==> flow/design.v <==
`timescale 1ns / 1ps
module motor(
    input         RESET,
    input         CLK,
    input         MOTOR_DIR,
    input         MOTOR_ON,
    output reg [3:0] MOTOR_OUT
);
reg [31:0] cnt_motor;
reg sw_dir;
reg sw_on;
reg reg_MOTOR_DIR;
reg reg_MOTOR_ON;
wire [31:0] motor_speed = 32'd960000;
always @(posedge RESET or posedge CLK) begin
    if(RESET) begin
        reg_MOTOR_DIR <= 1'b0;
        reg_MOTOR_ON  <= 1'b0;
        sw_dir <= 1'b0;
        sw_on  <= 1'b0;
    end else begin
        reg_MOTOR_DIR <= MOTOR_DIR;
        reg_MOTOR_ON  <= MOTOR_ON;
        if(MOTOR_DIR == 1'b1 & reg_MOTOR_DIR == 1'b0)
            sw_dir <= ~sw_dir;
        if(MOTOR_ON == 1'b1 & reg_MOTOR_ON == 1'b0)
            sw_on <= ~sw_on;
    end
end
always @(posedge RESET or posedge CLK) begin
    if(RESET) begin
        cnt_motor <= 32'd0;
        MOTOR_OUT <= 4'b1001;
    end else begin
        if(!sw_on)
            cnt_motor <= 32'd0;
        else if(cnt_motor < (motor_speed-1))
            cnt_motor <= cnt_motor + 32'd1;
        else
            cnt_motor <= 32'd0;
        case (cnt_motor)
            0: 
                if(sw_dir)
                    MOTOR_OUT <= 4'b0101;
                else
                    MOTOR_OUT <= 4'b1001;
            (motor_speed/4):
                if(sw_dir)
                    MOTOR_OUT <= 4'b0110;
                else
                    MOTOR_OUT <= 4'b1010;
            (motor_speed/4)*2:
                if(sw_dir)
                    MOTOR_OUT <= 4'b1010;
                else
                    MOTOR_OUT <= 4'b0110;
            (motor_speed/4)*3:
                if(sw_dir)
                    MOTOR_OUT <= 4'b1001;
                else
                    MOTOR_OUT <= 4'b0101;
        endcase
    end
end
endmodule
From RTL to reports: motor
What the tools print for motor, step after step.
Lines are those of the file above, counted from 1.
{ "inputs": {"top": "motor", "clock": "CLK", "library": "sky130hd", "pvt_corner": "tt_025C_1v80"} }

Word-level counts
Yosys after proc, flatten, opt, wreduce and memory -nomap, before mapping. Memory bits, and registers merged into a memory's read port (data or address), are not among the register bits. Print and check cells are not counted. Equal cells are merged and count once.
{ "classes": {"eq_ne": 3, "cmp": 1, "add_sub_neg": 1, "mux": 10, "reduce_and_logical": 2, "n_logic": 6} }
{ "ops": {"columns": ["op", "count"], "rows": [
  ["32-bit two-way mux", 2],
  ["32-bit by 1-bit adder with 32-bit output with constant B", 1],
  ["32-bit by 18-bit equality test with 1-bit output with constant B", 1],
  ["32-bit by 19-bit equality test with 1-bit output with constant B", 1],
  ["32-bit by 20-bit less-than comparator with 1-bit output with constant B", 1],
  ["32-bit by 20-bit equality test with 1-bit output with constant B", 1],
  ["32-bit logical NOT", 1],
  ["4-bit two-way mux", 8],
  ["1-bit NOT", 4],
  ["4-bit nonzero test", 1],
  ["1-bit bitwise AND", 2]
]} }
{ "word_totals": {"inputBits": 4, "output_inout_bits": 4, "elab_cells": 29, "ff_bits": 40} }

Depth
Longest topological path by Yosys (ltp), each cell counted once; first at word level (registers and memories cut), then after technology mapping (sequential cells cut; the memories' decode and read muxes count).
{ "depth": {"ltp_word": 5, "ABC_AREA": 0, "ltp_mapped": 8, "depth_no_buf": 8} }

Mapped cells and area
Source: synth_stat.txt of the flow (Yosys; design flattened, memories mapped). It holds for the ABC_AREA given above (unset counts as 0); a run with the other value may have another netlist.
{ "types": {"columns": ["type", "count", "type_area_um2"], "rows": [
  ["sky130_fd_sc_hd__dfrtp_1", 38, 950.912],
  ["sky130_fd_sc_hd__nor3_1", 24, 120.115],
  ["sky130_fd_sc_hd__xor2_1", 13, 113.859],
  ["sky130_fd_sc_hd__xnor2_1", 8, 70.067],
  ["sky130_fd_sc_hd__nor4_4", 3, 63.811],
  ["sky130_fd_sc_hd__dfstp_2", 2, 52.55],
  ["sky130_fd_sc_hd__nand3_1", 10, 50.048],
  ["sky130_fd_sc_hd__nand2_1", 13, 48.797],
  ["sky130_fd_sc_hd__buf_6", 4, 45.043],
  ["sky130_fd_sc_hd__nand4_1", 6, 37.536],
  ["sky130_fd_sc_hd__nor2_1", 9, 33.782],
  ["sky130_fd_sc_hd__and3_1", 5, 31.28],
  ["sky130_fd_sc_hd__inv_1", 8, 30.029],
  ["sky130_fd_sc_hd__ha_1", 2, 25.024],
  ["sky130_fd_sc_hd__nor4_1", 4, 25.024],
  ["sky130_fd_sc_hd__a41oi_1", 2, 17.517],
  ["sky130_fd_sc_hd__buf_2", 3, 15.014],
  ["sky130_fd_sc_hd__mux2_4", 1, 15.014]
]} }
Other cell types: 24; their cells: 27.
{ "synth_totals": {"cell_count": 182, "seq_area_um2": 1003.5, "flip_flops": 40, "mapped_area_um2": 1959.4} }

Path before layout
Source: OpenSTA report_checks on the synthesized netlist (no wires, ideal clock, input and output delay 20% of the period each), path of least setup slack; recovery checks are left aside. Register names are those of the netlist, which keeps one name where synthesis merged equal registers.
{ "synth_path": {"kind": "register -> register", "start": "register cnt_motor[11]", "end": "register MOTOR_OUT[2]", "setup_ns": 0.125, "delay_ns": 1.770, "t_first_pin_ns": 0.000, "driving_pins": 8, "slack_ns": 0.350, "arrival_time_ns": 1.645, "period_ns": 2.12, "period_less_setup_slack_ns": 1.77} }
"delay_ns" is the arrival time less input delay plus setup time.
"driving_pins": output pins that drive a net of the path, with the launching flip-flop's if there is one; two outputs of one cell count as two.
"period_less_setup_slack_ns" = period - worst setup slack (recovery checks aside). The figure is calculated, with input and output delays left at 20% of the set period.
The rows between start and end are the longest chain of elaborated cells between them; the timing report does not say that the signal goes this way. Where chains are equally long, one stands for them.
A line is the first line of the expression or statement that the cell stems from. Yosys adds cells for indexed reads and writes and turns some case tables into memories.
At most two assigning lines are given for a register; there are more.
{ "synth_via": {"cell_sequence": "sky130_fd_sc_hd__dfrtp_1 > sky130_fd_sc_hd__buf_6 > sky130_fd_sc_hd__nor4_4 > sky130_fd_sc_hd__nand2_2 > sky130_fd_sc_hd__nor4_4 > sky130_fd_sc_hd__a41oi_1 > sky130_fd_sc_hd__xor2_1 > sky130_fd_sc_hd__mux2_4", "elab_chain_cells": 5, "cone_cells": 9, "cone_classes": "eq/ne: 3; mux: 4; reduce/logical: 2"} }
{ "synth_rtl": {"columns": ["element", "line_no", "text"], "rows": [
  ["start: declaration", 9, "reg [31:0] cnt_motor;"],
  ["start: assignment", 32, "cnt_motor <= 32'd0;"],
  ["start: assignment", 38, "cnt_motor <= cnt_motor + 32'd1;"],
  ["32-bit by 20-bit equality test with 1-bit output", 41, "case (cnt_motor)"],
  ["4-bit two-way mux (4 in a row)", 41, null],
  ["end: assignment", 44, "MOTOR_OUT <= 4'b0101;"],
  ["end: assignment", 46, "MOTOR_OUT <= 4'b1001;"],
  ["end: declaration", 7, "output reg [3:0] MOTOR_OUT"]
]} }

Worst path after layout
Path of least setup slack in the final report of flow run A (OpenROAD, finished layout, wires in). Where an end is a register, its clock arrival counts in the times.
{ "layout_path": {"kind": "register -> register", "start": "register cnt_motor[21]", "end": "register MOTOR_OUT[2]", "slack_ns": 0.49, "period_ns": 2.45, "setup_ns": 0.11, "t_first_pin_ns": 0.29, "driving_pins": 7, "arrival_time_ns": 2.14} }
The rows between start and end are the longest chain of elaborated cells between them; the timing report does not say that the signal goes this way. Where chains are equally long, one stands for them.
At most two assigning lines are given for a register; there are more.
{ "layout_via": {"cell_sequence": "sky130_fd_sc_hd__dfrtp_1 > sky130_fd_sc_hd__nor4_4 > sky130_fd_sc_hd__nand3_1 > sky130_fd_sc_hd__nor4_4 > sky130_fd_sc_hd__a41oi_1 > sky130_fd_sc_hd__xor2_1 > sky130_fd_sc_hd__mux2_4", "elab_chain_cells": 5, "cone_cells": 9, "cone_classes": "eq/ne: 3; mux: 4; reduce/logical: 2"} }
{ "layout_rtl": {"columns": ["element", "line_no", "text"], "rows": [
  ["start: declaration", 9, "reg [31:0] cnt_motor;"],
  ["start: assignment", 32, "cnt_motor <= 32'd0;"],
  ["start: assignment", 38, "cnt_motor <= cnt_motor + 32'd1;"],
  ["32-bit by 20-bit equality test with 1-bit output", 41, "case (cnt_motor)"],
  ["4-bit two-way mux (4 in a row)", 41, null],
  ["end: assignment", 44, "MOTOR_OUT <= 4'b0101;"],
  ["end: assignment", 46, "MOTOR_OUT <= 4'b1001;"],
  ["end: declaration", 7, "output reg [3:0] MOTOR_OUT"]
]} }

Appendix: measured runs

Module motor, platform sky130hd: 2 stored runs of the flow (Yosys, OpenROAD) with differing settings, in no particular order. Input and output delays are each 20% of the period that was set; the output load is 0.01 pF.

settings of flow run A
{
  "period_ns": 2.45,
  "CORE_UTILIZATION": 24,
  "CORE_ASPECT_RATIO": 0.87,
  "ABC_AREA": 0,
  "GPL_ROUTABILITY_DRIVEN": 1,
  "CTS_CLUSTER_DIAMETER": 39,
  "CAP_MARGIN": 40,
  "SLEW_MARGIN": 40,
  "MAX_ROUTING_LAYER": "met4",
  "CORE_MARGIN": 2
}
report of flow run A
yosys chip area after synthesis (um^2): 1959.4
finish__design__die__area: 8904.8
finish__design__instance__area__stdcell: 2268.4
finish__timing__setup__ws: 0.494
finish__timing__hold__ws: 0.481

settings of flow run B
{
  "period_ns": 2.43,
  "CORE_UTILIZATION": 68,
  "SETUP_SLACK_MARGIN": 0.65,
  "PLACE_DENSITY": 0.74,
  "HOLD_SLACK_MARGIN": 0.25,
  "CORE_MARGIN": 4,
  "GPL_ROUTABILITY_DRIVEN": 0,
  "CTS_CLUSTER_DIAMETER": 350,
  "SLEW_MARGIN": 15,
  "CAP_MARGIN": 20
}
report of flow run B
yosys chip area after synthesis (um^2): 1959.4
finish__design__die__area: 3804.4
finish__design__instance__area__stdcell: 2513.7
finish__timing__setup__ws: 0.299
finish__timing__hold__ws: 0.509
