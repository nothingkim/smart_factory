==> flow/design.v <==
`timescale 1ns / 1ps
module bin2seg(
    input [3:0] bin_data,
    output wire [7:0] seg_data
);
assign seg_data =
    (bin_data==0)?8'b00000011:
    (bin_data==1)?8'b10011111:
    (bin_data==2)?8'b00100101:
    (bin_data==3)?8'b00001101:
    (bin_data==4)?8'b10011001:
    (bin_data==5)?8'b01001001:
    (bin_data==6)?8'b01000001:
    (bin_data==7)?8'b00011011:
    (bin_data==8)?8'b00000001:8'b00001001;
endmodule
module segment(
    input       CLK,
    input       RESET,
    output reg [3:0] FND_COM,
    output reg [7:0] FND_DATA
);
reg [31:0] cnt_time0;
reg sec;
reg [15:0] cnt64k;
reg [1:0] cnt4;
reg [15:0] regseg;
wire [7:0] seg0;
wire [7:0] seg1;
wire [7:0] seg2;
wire [7:0] seg3;
always @(posedge RESET or posedge CLK) begin
    if(RESET)
        cnt_time0 <= 32'd0;
    else if (cnt_time0 < 32'd23999999)
        cnt_time0 <= cnt_time0 + 32'd1;
    else
        cnt_time0 <= 32'd0;
end
always @(posedge RESET or posedge CLK) begin
    if (RESET)
        sec <= 16'd0;
    else if (cnt_time0 == 32'd23999999)
        sec <= 1'b1;
    else
        sec <= 1'b0;
end
always @(posedge RESET or posedge CLK) begin
    if (RESET)
        cnt64k <= 16'd0;
    else begin
        if (cnt64k < 16'hffff)
            cnt64k <= cnt64k + 16'd1;
        else
            cnt64k <= 16'd0;
    end
end
always @(posedge RESET or posedge CLK) begin
    if (RESET)
        cnt4 <= 2'b00;
    else begin
        if (cnt64k == 16'hffff)
            if (cnt4 < 2'b11)
                cnt4 <= cnt4 + 2'b01;
            else
                cnt4 <= 2'b00;
    end
end
always @(posedge RESET or posedge CLK) begin
    if(RESET)
        regseg <= 16'd0;
    else begin
        if(sec)
            if(regseg == 16'h9999)
                regseg <= 16'h0000;
            else if (regseg[11:0] == 12'h999)
                regseg <= {regseg[15:12] + 4'd1, 12'h000};
            else if (regseg[7:0] == 8'h99)
                regseg[11:0] <= {regseg[11:8] + 4'd1, 8'h00};
            else if (regseg[3:0] == 4'h9)
                regseg[7:0] <= {regseg[7:4] + 4'd1, 4'h0};
            else
                regseg[3:0] <= regseg[3:0] + 4'd1;
    end
end
always @(cnt4) begin
    case (cnt4)
        2'b00: FND_COM <= 4'b1000;
        2'b01: FND_COM <= 4'b0100;
        2'b10: FND_COM <= 4'b0010;
        default: FND_COM <= 4'b0001;
    endcase
end
bin2seg u0 (.bin_data(regseg[15:12]), .seg_data(seg0));
bin2seg u1 (.bin_data(regseg[11:8]), .seg_data(seg1));
bin2seg u2 (.bin_data(regseg[7:4]), .seg_data(seg2));
bin2seg u3 (.bin_data(regseg[3:0]), .seg_data(seg3));
always @(FND_COM or seg0 or seg1 or seg2 or seg3) begin
    case (FND_COM)
        4'b1000: FND_DATA <= seg0;
        4'b0100: FND_DATA <= seg1;
        4'b0010: FND_DATA <= seg2;
        default: FND_DATA <= seg3;
    endcase
end
endmodule
* Step by step through the tools: segment
The steps from the RTL of segment to its reports follow in flow order.
Lines are those of the file above, counted from 1.
Library cell names are shortened.
A cell with - has no value.
- Design top :: segment
- Clock :: CLK
- Cell library :: sky130hd
- Library corner :: tt_025C_1v80

* Elaborated design
Counts by Yosys on the flattened word-level netlist (proc, flatten, opt, wreduce; memories kept). Register bits leave out memories and registers merged into their read ports (data or address). Print and check cells are left out. Cells with the same type and inputs are merged into one.
- $add $sub $neg :: 7
- $mul :: 0
- Divide/modulo/power cells :: 0
- Order comparisons :: 3
- Equality and inequality tests :: 43
- Shift-type cells :: 0
- Mux-type cells :: 55
- Bitwise logic cells :: 0
- Reductions and logical operators :: 11
** Operators with widths (number)
- 8-bit two-way mux :: 32
- 4-bit by 3-bit equality test with 1-bit output (second input constant) :: 17
- 4-bit two-way mux :: 17
- 4-bit by 2-bit equality test with 1-bit output (second input constant) :: 9
- 16-bit equality test (second input constant) :: 2
- 32-bit by 1-bit adder with 32-bit output (second input constant) :: 1
- 32-bit by 25-bit < comparator with 1-bit output (second input constant) :: 1
- 32-bit by 25-bit equality test with 1-bit output (second input constant) :: 1
- 32-bit two-way mux :: 1
- 4-bit equality test (second input constant) :: 6
- 8-bit parallel mux with 3-bit select :: 1
- 16-bit by 1-bit adder with 16-bit output (second input constant) :: 1
- 16-bit < comparator (second input constant) :: 1
- 4-bit by 1-bit adder with 4-bit output (second input constant) :: 4
- 4-bit by 1-bit equality test with 1-bit output (second input constant) :: 4
- 4-bit logical NOT :: 4
- 16-bit two-way mux :: 1
- 12-bit equality test (second input constant) :: 1
- 4-bit parallel mux with 3-bit select :: 1
- 8-bit equality test (second input constant) :: 1
- 2-bit AND reduction :: 3
- 4-bit nonzero test :: 1
- 3-bit nonzero test :: 1
- 2-bit by 1-bit adder with 2-bit output (second input constant) :: 1
- 2-bit by 1-bit equality test with 1-bit output (second input constant) :: 1
- 2-bit < comparator (second input constant) :: 1
- 2-bit equality test (second input constant) :: 1
- 2-bit logical NOT :: 1
Other operator kinds: 3; their cells: 3.
- Bits in registers :: 67
- Bits in latches :: 0
- RAM bits :: 0
- Bits in read-only memories :: 0
- Clocked read ports x word width :: 0
- Memory cells :: 0
- Output and inout bits :: 12
- Elaborated cells :: 127

* Depth
Depth = most cells in a row (Yosys ltp): at word level without a register or memory, in the mapped netlist without a sequential cell, where the memories' decode and read muxes count.
- Depth in word-level cells :: 11
- ABC_AREA :: 0
- Mapped depth :: 7
- Depth with buffers taken out :: 6

* After synthesis
Yosys stat after the flow's synthesis: flattened, memories mapped to cells. It holds for the ABC_AREA given above (unset counts as 0); a run with the other value may have another netlist.
** Cells by type
- dfrtp_1 :: number 67, total area 1.68E+03 um^2
- ha_1 :: number 19, total area 237.728 um^2
- xnor2_1 :: number 20, total area 175.168 um^2
- nor3_1 :: number 29, total area 145.139 um^2
- o21ai_0 :: number 26, total area 130.125 um^2
- nand2_1 :: number 28, total area 105.101 um^2
- xor2_1 :: number 10, total area 87.584 um^2
- nand3_1 :: number 17, total area 85.082 um^2
- nor4_1 :: number 13, total area 81.328 um^2
- a21oi_1 :: number 16, total area 80.077 um^2
- a211oi_1 :: number 9, total area 67.565 um^2
- clkbuf_1 :: number 18, total area 67.565 um^2
- inv_1 :: number 17, total area 63.811 um^2
- nand4_1 :: number 10, total area 62.56 um^2
- nor2_1 :: number 16, total area 60.058 um^2
- nor3b_1 :: number 8, total area 60.058 um^2
- nand2b_1 :: number 9, total area 56.304 um^2
- o31ai_1 :: number 7, total area 52.55 um^2
Not listed: further types 37, cells in them 80.
- Cell count :: 419
- Mapped area :: 0.00394 mm^2
- Sequential area :: 0.0016766 mm^2
- Mapped flip-flops :: 67
- Buffers :: 23
By module: a second synthesis without flattening, with its own total; a netlist apart from the flattened one above.
- Cell total of the unflattened synthesis :: 431
- Area total of the unflattened synthesis :: 0.0041064 mm^2
Rows give one instance, submodules left out.
** Modules
- segment :: times used 1, cells 363, area 0.003641 mm^2, seq. area 0.0016766 mm^2
- bin2seg :: times used 4, cells 17, area 0.0001164 mm^2, seq. area 0 mm^2

* Worst setup path after synthesis
OpenSTA on the mapped netlist: ideal clock, no wires. The path of least setup slack (recovery checks aside). Input and output delay are each 20% of the period. Register names are those of the netlist, which keeps one name where synthesis merged equal registers.
- Kind :: reg-to-output
- Start :: reg regseg[5]
- End :: out FND_DATA[4]
- Period :: 2.61 ns
- Arrival :: 1.625 ns
- Required time :: 2.088 ns
- Setup slack :: 0.463 ns
- Path delay :: 1.625 ns
- Stages :: 7
- Path buffers :: 1
- Synthesis period reached :: 2.147 ns
"path delay" is the arrival time less input delay plus setup time.
At an output port there is no setup time.
"stages" counts driving pins, that of a launching flip-flop among them; a cell with two outputs on the path counts twice.
"synthesis period reached" is the clock period less the worst setup slack; recovery checks do not enter. This is arithmetic on one report: input and output delays are still those of the set period (20% each).
Between the ends stands the longest chain of elaborated cells between them, by number of cells; it is not shown to be the way that was timed. Of several equally long chains one is given.
Each line given opens the expression or statement behind the cell; cells for indexed reads and writes are added by Yosys, which also makes memories of some case tables.
A register here has more assigning lines than the two given.
- Cells stage by stage :: dfrtp_1 -> inv_1 -> ha_1 -> clkbuf_1 -> or3b_2 -> a21oi_1 -> o41a_1
- Length of the longest elaborated chain :: 10
** RTL lines, path after synthesis
- start, declared :: RTL line 27 : reg [15:0] regseg;
- start, assigned :: RTL line 77 : regseg <= {regseg[15:12] + 4'd1, 12'h000};
- start, assigned :: RTL line 79 : regseg[11:0] <= {regseg[11:8] + 4'd1, 8'h00};
- 4-bit by 3-bit equality test with 1-bit output :: RTL line 14 : (bin_data==7)?8'b00011011:
- 8-bit two-way mux :: RTL line 14
- 8-bit two-way mux :: RTL line 13 : (bin_data==6)?8'b01000001:
- 8-bit two-way mux :: RTL line 12 : (bin_data==5)?8'b01001001:
- 8-bit two-way mux :: RTL line 11 : (bin_data==4)?8'b10011001:
- 8-bit two-way mux :: RTL line 10 : (bin_data==3)?8'b00001101:
- 8-bit two-way mux :: RTL line 9 : (bin_data==2)?8'b00100101:
- 8-bit two-way mux :: RTL line 8 : (bin_data==1)?8'b10011111:
- 8-bit two-way mux :: RTL line 7 : (bin_data==0)?8'b00000011:
- 8-bit parallel mux with 3-bit select :: RTL line 99 : case (FND_COM)
- end, declared :: RTL line 21 : output reg [7:0] FND_DATA

* Timing after layout
From the final timing report of record 2: the path of least setup slack in the routed layout; clock arrival at registers is part of the times.
- Kind :: reg-to-output
- Start :: reg regseg[8]
- End :: out FND_DATA[4]
- Period :: 1.97 ns
- Arrival :: 1.96 ns
- Required time :: 1.58 ns
- Setup slack :: -0.39 ns
- Stages :: 8
- Path buffers :: 2
Between the ends stands the longest chain of elaborated cells between them, by number of cells; it is not shown to be the way that was timed. Of several equally long chains one is given.
A register here has more assigning lines than the two given.
- Cells stage by stage :: dfrtp_1 -> buf_6 -> ha_4 -> nor3b_4 -> o21ai_1 -> a21oi_1 -> o41a_1 -> buf_2
- Length of the longest elaborated chain :: 10
** RTL lines, path after layout
- start, declared :: RTL line 27 : reg [15:0] regseg;
- start, assigned :: RTL line 77 : regseg <= {regseg[15:12] + 4'd1, 12'h000};
- start, assigned :: RTL line 79 : regseg[11:0] <= {regseg[11:8] + 4'd1, 8'h00};
- 4-bit by 3-bit equality test with 1-bit output :: RTL line 14 : (bin_data==7)?8'b00011011:
- 8-bit two-way mux :: RTL line 14
- 8-bit two-way mux :: RTL line 13 : (bin_data==6)?8'b01000001:
- 8-bit two-way mux :: RTL line 12 : (bin_data==5)?8'b01001001:
- 8-bit two-way mux :: RTL line 11 : (bin_data==4)?8'b10011001:
- 8-bit two-way mux :: RTL line 10 : (bin_data==3)?8'b00001101:
- 8-bit two-way mux :: RTL line 9 : (bin_data==2)?8'b00100101:
- 8-bit two-way mux :: RTL line 8 : (bin_data==1)?8'b10011111:
- 8-bit two-way mux :: RTL line 7 : (bin_data==0)?8'b00000011:
- 8-bit parallel mux with 3-bit select :: RTL line 99 : case (FND_COM)
- end, declared :: RTL line 21 : output reg [7:0] FND_DATA

# Flow runs of segment

Top module segment; platform sky130hd; tools Yosys and OpenROAD; 2 stored runs in no particular order. Input and output delays are each 20% of the period that was set; the output load is 0.01 pF.
By "period reached" is meant the clock period of the run minus its worst setup slack. This is arithmetic on one report: input and output delays are still those of the set period (20% each).
"critical path time" means the part of the period allowed to the worst setup path (the constraints hold back 20% at inputs and 20% at outputs) less its slack; where the path has registers, the arrival times of their clocks count too.
"total power of the final layout" rests on the timing tool's default activity at the inputs, not on a simulated workload.

** Record 1
- Settings :: period_ns=3.95; CORE_UTILIZATION=53; PLACE_DENSITY=0.55; CORE_MARGIN=5; CELL_PAD_IN_SITES_DETAIL_PLACEMENT=2; GPL_ROUTABILITY_DRIVEN=0; CAP_MARGIN=10; SLEW_MARGIN=20
- Outcome :: did not finish, placement stopped with DPL-0033

** Record 2
- Settings :: period_ns=1.97; CORE_UTILIZATION=47; PLACE_DENSITY_LB_ADDON=0.12; HOLD_SLACK_MARGIN=0.01; CORE_ASPECT_RATIO=1.47; CORE_MARGIN=9; CTS_CLUSTER_DIAMETER=115; SLEW_MARGIN=25; MAX_ROUTING_LAYER=met4; CAP_MARGIN=20
- Standard-cell area after layout :: 0.006017 mm^2
- Worst hold slack in the final report :: 0.448 ns
- Period reached :: 2.356 ns
- Summed negative setup slack :: -3.552 ns
- Utilization after layout :: 73.8%
- Total power of the final layout :: 3.401 mW
- Post-synthesis cell area :: 0.00394 mm^2
- Critical path time :: 1.96 ns
- Worst setup path kind :: reg-to-output
- Die outline area :: 0.0120644 mm^2
- Setup slack of the worst path :: -0.386 ns
