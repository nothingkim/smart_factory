==> flow/design.v <==
`timescale 1ns / 1ps
module textlcd(
    input       RESET,
    input       CLK,
    output wire LCD_RS,
    output wire LCD_RW,
    output reg  LCD_EN,
    output wire [7:0] LCD_DATA
);
reg [31:0] cnt;
reg [1:0]  status;
reg [10:0] delay_lcdclk;
reg [5:0]  count_lcd;
reg [127:0] line_1;
reg [127:0] line_2;
reg [8:0]    set_data;
always @(posedge CLK or posedge RESET) begin
    if(RESET)
        cnt <= 25'd0;
    else begin
        if (cnt < 25'd23999999)       
            cnt <= cnt + 25'd1;
        else
            cnt <= 25'd0;
    end
end
always @(posedge CLK or posedge RESET) begin
    if(RESET)
        status <= 3'd0;
    else begin
        if (cnt == 25'd23999999)
            status <= status + 3'd1;
    end
end
always @(posedge RESET or posedge CLK) begin
    if(RESET) begin
        delay_lcdclk <= 11'd0;
        count_lcd <= 6'd0; 
        LCD_EN <= 1'b0;
    end else begin
        if (delay_lcdclk < 11'd1800)
            delay_lcdclk <= delay_lcdclk + 11'd1;
        else
            delay_lcdclk <= 11'd0;
        if (delay_lcdclk == 11'd0) begin
            if (count_lcd < 6'd39)
                count_lcd <= count_lcd + 6'd1;
            else
                count_lcd <= 6'd6;
        end
        if (delay_lcdclk == 11'd200)
            LCD_EN <= 1'b1;
        else if (delay_lcdclk == 11'd1800)
            LCD_EN <= 1'b0;
    end
end
initial begin
    line_1 <= {"I'm student     "};
    line_2 <= {"status is init  "};
end
always @(status) begin
    case(status)
        3'd0 : begin line_1 <= {"smart factory project"}; line_2 <= {"status is no. 0"}; end
        3'd1 : begin line_1 <= {"              "}; line_2 <= {"status is no. 1"}; end 
        3'd2 : begin line_1 <= {"              "}; line_2 <= {"status is no. 2"}; end 
        default: begin line_1 <= {"               "}; line_2 <= {"status is no. 3"}; end
    endcase
end
always @(posedge RESET or posedge CLK) begin
    if (RESET)
        set_data <= 9'd0;
    else begin
        case (count_lcd)
            0      : set_data <= {1'b0, 8'h38};
            1      : set_data <= {1'b0, 8'h38};
            2      : set_data <= {1'b0, 8'h0e};
            3      : set_data <= {1'b0, 8'h06};
            4      : set_data <= {1'b0, 8'h02};
            5      : set_data <= {1'b0, 8'h01};
            6      : set_data <= {1'b0, 8'h80};
            7      : set_data <= {1'b1, line_1[127:120]};
            8      : set_data <= {1'b1, line_1[119:112]};
            9      : set_data <= {1'b1, line_1[111:104]};
            10     : set_data <= {1'b1, line_1[103:96]};
            11     : set_data <= {1'b1, line_1[95:88]};
            12     : set_data <= {1'b1, line_1[87:80]};
            13     : set_data <= {1'b1, line_1[79:72]};
            14     : set_data <= {1'b1, line_1[71:64]};
            15     : set_data <= {1'b1, line_1[63:56]};
            16     : set_data <= {1'b1, line_1[55:48]};
            17     : set_data <= {1'b1, line_1[47:40]};
            18     : set_data <= {1'b1, line_1[39:32]};
            19     : set_data <= {1'b1, line_1[31:24]};
            20     : set_data <= {1'b1, line_1[23:16]};
            21     : set_data <= {1'b1, line_1[15:8]};
            22     : set_data <= {1'b1, line_1[7:0]};
            23     : set_data <= {1'b0, 8'hc0};
            24     : set_data <= {1'b1, line_2[127:120]};
            25     : set_data <= {1'b1, line_2[119:112]};
            26     : set_data <= {1'b1, line_2[111:104]};
            27     : set_data <= {1'b1, line_2[103:96]};
            28     : set_data <= {1'b1, line_2[95:88]};
            29     : set_data <= {1'b1, line_2[87:80]};
            30     : set_data <= {1'b1, line_2[79:72]};
            31     : set_data <= {1'b1, line_2[71:64]};
            32     : set_data <= {1'b1, line_2[63:56]};
            33     : set_data <= {1'b1, line_2[55:48]};
            34     : set_data <= {1'b1, line_2[47:40]};
            35     : set_data <= {1'b1, line_2[39:32]};
            36     : set_data <= {1'b1, line_2[31:24]};
            37     : set_data <= {1'b1, line_2[23:16]};
            38     : set_data <= {1'b1, line_2[15:8]};
            39     : set_data <= {1'b1, line_2[7:0]};
            40     : set_data <= {1'b0, 8'h02};
            41     : set_data <= {1'b0, 8'h02};
            default: ;
        endcase
    end
end
assign LCD_RS = set_data[8];
assign LCD_RW = 1'b0;
assign LCD_DATA = set_data[7:0];
endmodule
Step by step through the tools: textlcd

Tool output for the design above, in the order of the flow.
Line numbers count from 1 in the design file above.
Cell names lack the library's common part.
Not given: --

Top: textlcd
Clock: CLK
Standard-cell library: sky130hd
Timing corner: tt_025C_1v80

Word level

Counts by Yosys on the flattened word-level netlist (proc, flatten, opt, wreduce; memories kept). Register bits leave out memories and registers merged into their read ports (data or address). Print and check cells are left out. Cells with the same type and inputs are merged into one.

Muxes and demuxes: 8
$add $sub $neg: 4
Order comparisons: 3
Eq/ne operators: 46
Reductions and logical operators: 8

Operators by type and width:

| operator                                                                        | number |
| 9-bit case mux with 39-bit select                                               | 1 |
| 126-bit case mux with 2-bit select                                              | 1 |
| 6-bit by 5-bit == test with 1-bit output (second input constant)                | 16 |
| 6-bit == test (second input constant)                                           | 10 |
| 6-bit by 4-bit == test with 1-bit output (second input constant)                | 8 |
| 39-bit nonzero test                                                             | 1 |
| 32-bit by 1-bit adder with 32-bit output (second input constant)                | 1 |
| 32-bit by 25-bit less-than comparator with 1-bit output (second input constant) | 1 |
| 32-bit by 25-bit == test with 1-bit output (second input constant)              | 1 |
| 32-bit two-way mux                                                              | 1 |
| 6-bit by 3-bit == test with 1-bit output (second input constant)                | 4 |
| 6-bit by 2-bit == test with 1-bit output (second input constant)                | 2 |
| 11-bit by 1-bit adder with 11-bit output (second input constant)                | 1 |
| 11-bit less-than comparator (second input constant)                             | 1 |
| 11-bit == test (second input constant)                                          | 1 |
| 11-bit by 8-bit == test with 1-bit output (second input constant)               | 1 |
| 11-bit zero test                                                                | 1 |
| 11-bit two-way mux                                                              | 1 |
| 6-bit by 1-bit adder with 6-bit output (second input constant)                  | 1 |
| 6-bit by 1-bit == test with 1-bit output (second input constant)                | 1 |
| 6-bit less-than comparator (second input constant)                              | 1 |
| 6-bit zero test                                                                 | 1 |
| 2-bit case mux with 3-bit select                                                | 1 |
| 6-bit two-way mux                                                               | 1 |
| 2-bit OR reduction                                                              | 2 |
| 3-bit OR reduction                                                              | 1 |
| 2-bit by 1-bit adder with 2-bit output (second input constant)                  | 1 |
| 2-bit by 1-bit == test with 1-bit output (second input constant)                | 1 |

Not listed: further kinds 4, cells in them 5.

Word-level cells: 75
Flip-flop bits (word level): 61
Bits of input ports: 2
Output and inout bits: 11

Longest topological paths

Yosys ltp: most cells in a row. Word level: on the elaborated netlist, between registers, memories and ports. Mapped: between sequential cells and ports; inverters and the memories' decode and read muxes count.

Depth after elaboration: 4
ABC_AREA: 1
Depth in mapped cells: 14
Depth with buffers taken out: 13

Mapped cells and area

Yosys stat after the flow's synthesis: flattened, memories mapped to cells. It holds for the ABC_AREA given above (unset counts as 0); a run with the other value may have another netlist.

Buffers: 15
Flip-flops: 61
Cell count: 584
Sequential area: 1,526.5 um2
Chip area (Yosys): 4,116.4 um2

Cells by type:

| cell     | number |
| dfrtp_1  | 61 |
| nor2_1   | 122 |
| nand2_1  | 108 |
| nand3_1  | 59 |
| inv_1    | 67 |
| ha_1     | 12 |
| nor3_1   | 24 |
| xor2_1   | 11 |
| nand4_1  | 15 |
| o21ai_0  | 15 |
| a21oi_1  | 13 |
| nor3_2   | 6 |
| nor2_4   | 5 |
| o211ai_1 | 6 |
| nor2_2   | 7 |
| nand3_2  | 4 |
| buf_4    | 5 |
| inv_2    | 10 |

Not listed: further types 18, cells in them 34.

Path before layout

Source: OpenSTA report_checks on the synthesized netlist (no wires, ideal clock, input and output delay 20% of the period each), path of least setup slack; recovery checks are left aside. Register names are those of the netlist, which keeps one name where synthesis merged equal registers.

Path kind: register to register
Start point: reg count_lcd[1]
End point: reg set_data[3]
Driving pins on the path: 14
Data required time: 3.257 ns
Arrival time: 1.663 ns
Period: 3.37 ns
Delay of the path: 1.776 ns
Path slack: 1.594 ns
Launch time at the first pin: 0.000 ns
Library setup time: 0.113 ns
Synthesis period reached: 1.776 ns

"delay of the path" is the arrival time less input delay plus setup time.
"driving pins on the path": output pins that drive a net of the path, with the launching flip-flop's if there is one; two outputs of one cell count as two.
"synthesis period reached" = period - worst setup slack (recovery checks aside). The figure is calculated, with input and output delays left at 20% of the set period.
Between the ends stands the longest chain of elaborated cells between them, by number of cells; it is not shown to be the way that was timed. Of several equally long chains one is given.
A line is the first line of the expression or statement that the cell stems from. Yosys adds cells for indexed reads and writes and turns some case tables into memories.
At most two assigning lines are given for a register; there are more.

Cells stage by stage: dfrtp_1 inv_1 ha_1 clkbuf_1 o21ai_0 nor2_1 nor2_1 nand2_1 inv_2 nand2_1 nor2_4 nand3_1 nand2_1 inv_1
Length of the longest elaborated chain: 3
Elaborated cells on any way between the ends: 46
RTL lines with such cells: 1
Those cells by class: eq/ne (41); mux (1); reduce/logical (4)

RTL lines, path after synthesis:

| element                           | line | RTL |
| from (decl)                       | 13   | `reg [5:0]  count_lcd;` |
| from (assign)                     | 38   | `count_lcd <= 6'd0;` |
| from (assign)                     | 47   | `count_lcd <= count_lcd + 6'd1;` |
| 6-bit == test                     | 73   | `case (count_lcd)` |
| 3-bit OR reduction                | --   |  |
| 9-bit case mux with 39-bit select | 73   |  |
| to (assign)                       | 74   | `0      : set_data <= {1'b0, 8'h38};` |
| to (assign)                       | 75   | `1      : set_data <= {1'b0, 8'h38};` |
| to (decl)                         | 16   | `reg [8:0]    set_data;` |

Worst path after layout

Path of least setup slack in the final report of record 2 (OpenROAD, finished layout, wires in). Where an end is a register, its clock arrival counts in the times.

Path kind: register to register
Start point: reg count_lcd[4]
End point: reg set_data[3]
Data required time: 4.06 ns
Arrival time: 2.54 ns
Path slack: 1.52 ns
Launch time at the first pin: 0.35 ns
Library setup time: 0.10 ns
Period: 3.82 ns
Driving pins on the path: 12

Between the ends stands the longest chain of elaborated cells between them, by number of cells; it is not shown to be the way that was timed. Of several equally long chains one is given.
At most two assigning lines are given for a register; there are more.

Cells stage by stage: dfrtp_1 inv_2 nor2_1 o211ai_1 inv_2 nor2_1 nand3_1 nor2_1 nand2_1 nand2_1 nand2_1 inv_1
Length of the longest elaborated chain: 3
Elaborated cells on any way between the ends: 46
RTL lines with such cells: 1
Those cells by class: eq/ne (41); mux (1); reduce/logical (4)

RTL lines, path after layout:

| element                           | line | RTL |
| from (decl)                       | 13   | `reg [5:0]  count_lcd;` |
| from (assign)                     | 38   | `count_lcd <= 6'd0;` |
| from (assign)                     | 47   | `count_lcd <= count_lcd + 6'd1;` |
| 6-bit == test                     | 73   | `case (count_lcd)` |
| 3-bit OR reduction                | --   |  |
| 9-bit case mux with 39-bit select | 73   |  |
| to (assign)                       | 74   | `0      : set_data <= {1'b0, 8'h38};` |
| to (assign)                       | 75   | `1      : set_data <= {1'b0, 8'h38};` |
| to (decl)                         | 16   | `reg [8:0]    set_data;` |

Settings and measured results of 2 stored flow runs for module textlcd (sky130hd), not sorted in any way. The constraints put input and output delay at 20% of the set period each and load the outputs with 0.01 pF.
By "achieved period" is meant the clock period of the run minus its worst setup slack. This is arithmetic on one report: input and output delays are still those of the set period (20% each).
Among the settings, - means not set for that run.
Among the results, - means that no value is shown for the run.

| item                                  | record 1 | record 2 |
| period_ns                             | 1.85     | 3.82     |
| CORE_UTILIZATION                      | 48       | 71       |
| SETUP_SLACK_MARGIN                    | 0.22     | -        |
| PLACE_DENSITY_LB_ADDON                | 0.09     | 0.25     |
| HOLD_SLACK_MARGIN                     | -0.03    | -        |
| CELL_PAD_IN_SITES_DETAIL_PLACEMENT    | 1        | -        |
| TNS_END_PERCENT                       | 55       | -        |
| GPL_TIMING_DRIVEN                     | 1        | -        |
| CTS_CLUSTER_SIZE                      | 32       | 49       |
| CTS_CLUSTER_DIAMETER                  | 273      | -        |
| MAX_ROUTING_LAYER                     | met4     | -        |
| CAP_MARGIN                            | 20       | 15       |
| CORE_MARGIN                           | 2        | 4        |
| SLEW_MARGIN                           | 20       | 20       |
| CELL_PAD_IN_SITES_GLOBAL_PLACEMENT    | -        | 0        |
| ABC_AREA                              | -        | 1        |
| full die area (um2)                   | -        | 7,080.4  |
| area of the synthesized netlist (um2) | -        | 4,116.4  |
| post-layout utilization (%)           | -        | 79.7     |
| achieved period (ns)                  | -        | 2.296    |
| worst slack on setup checks (ns)      | -        | 1.524    |

Record 1: unfinished; error DPL-0033 in clock tree synthesis
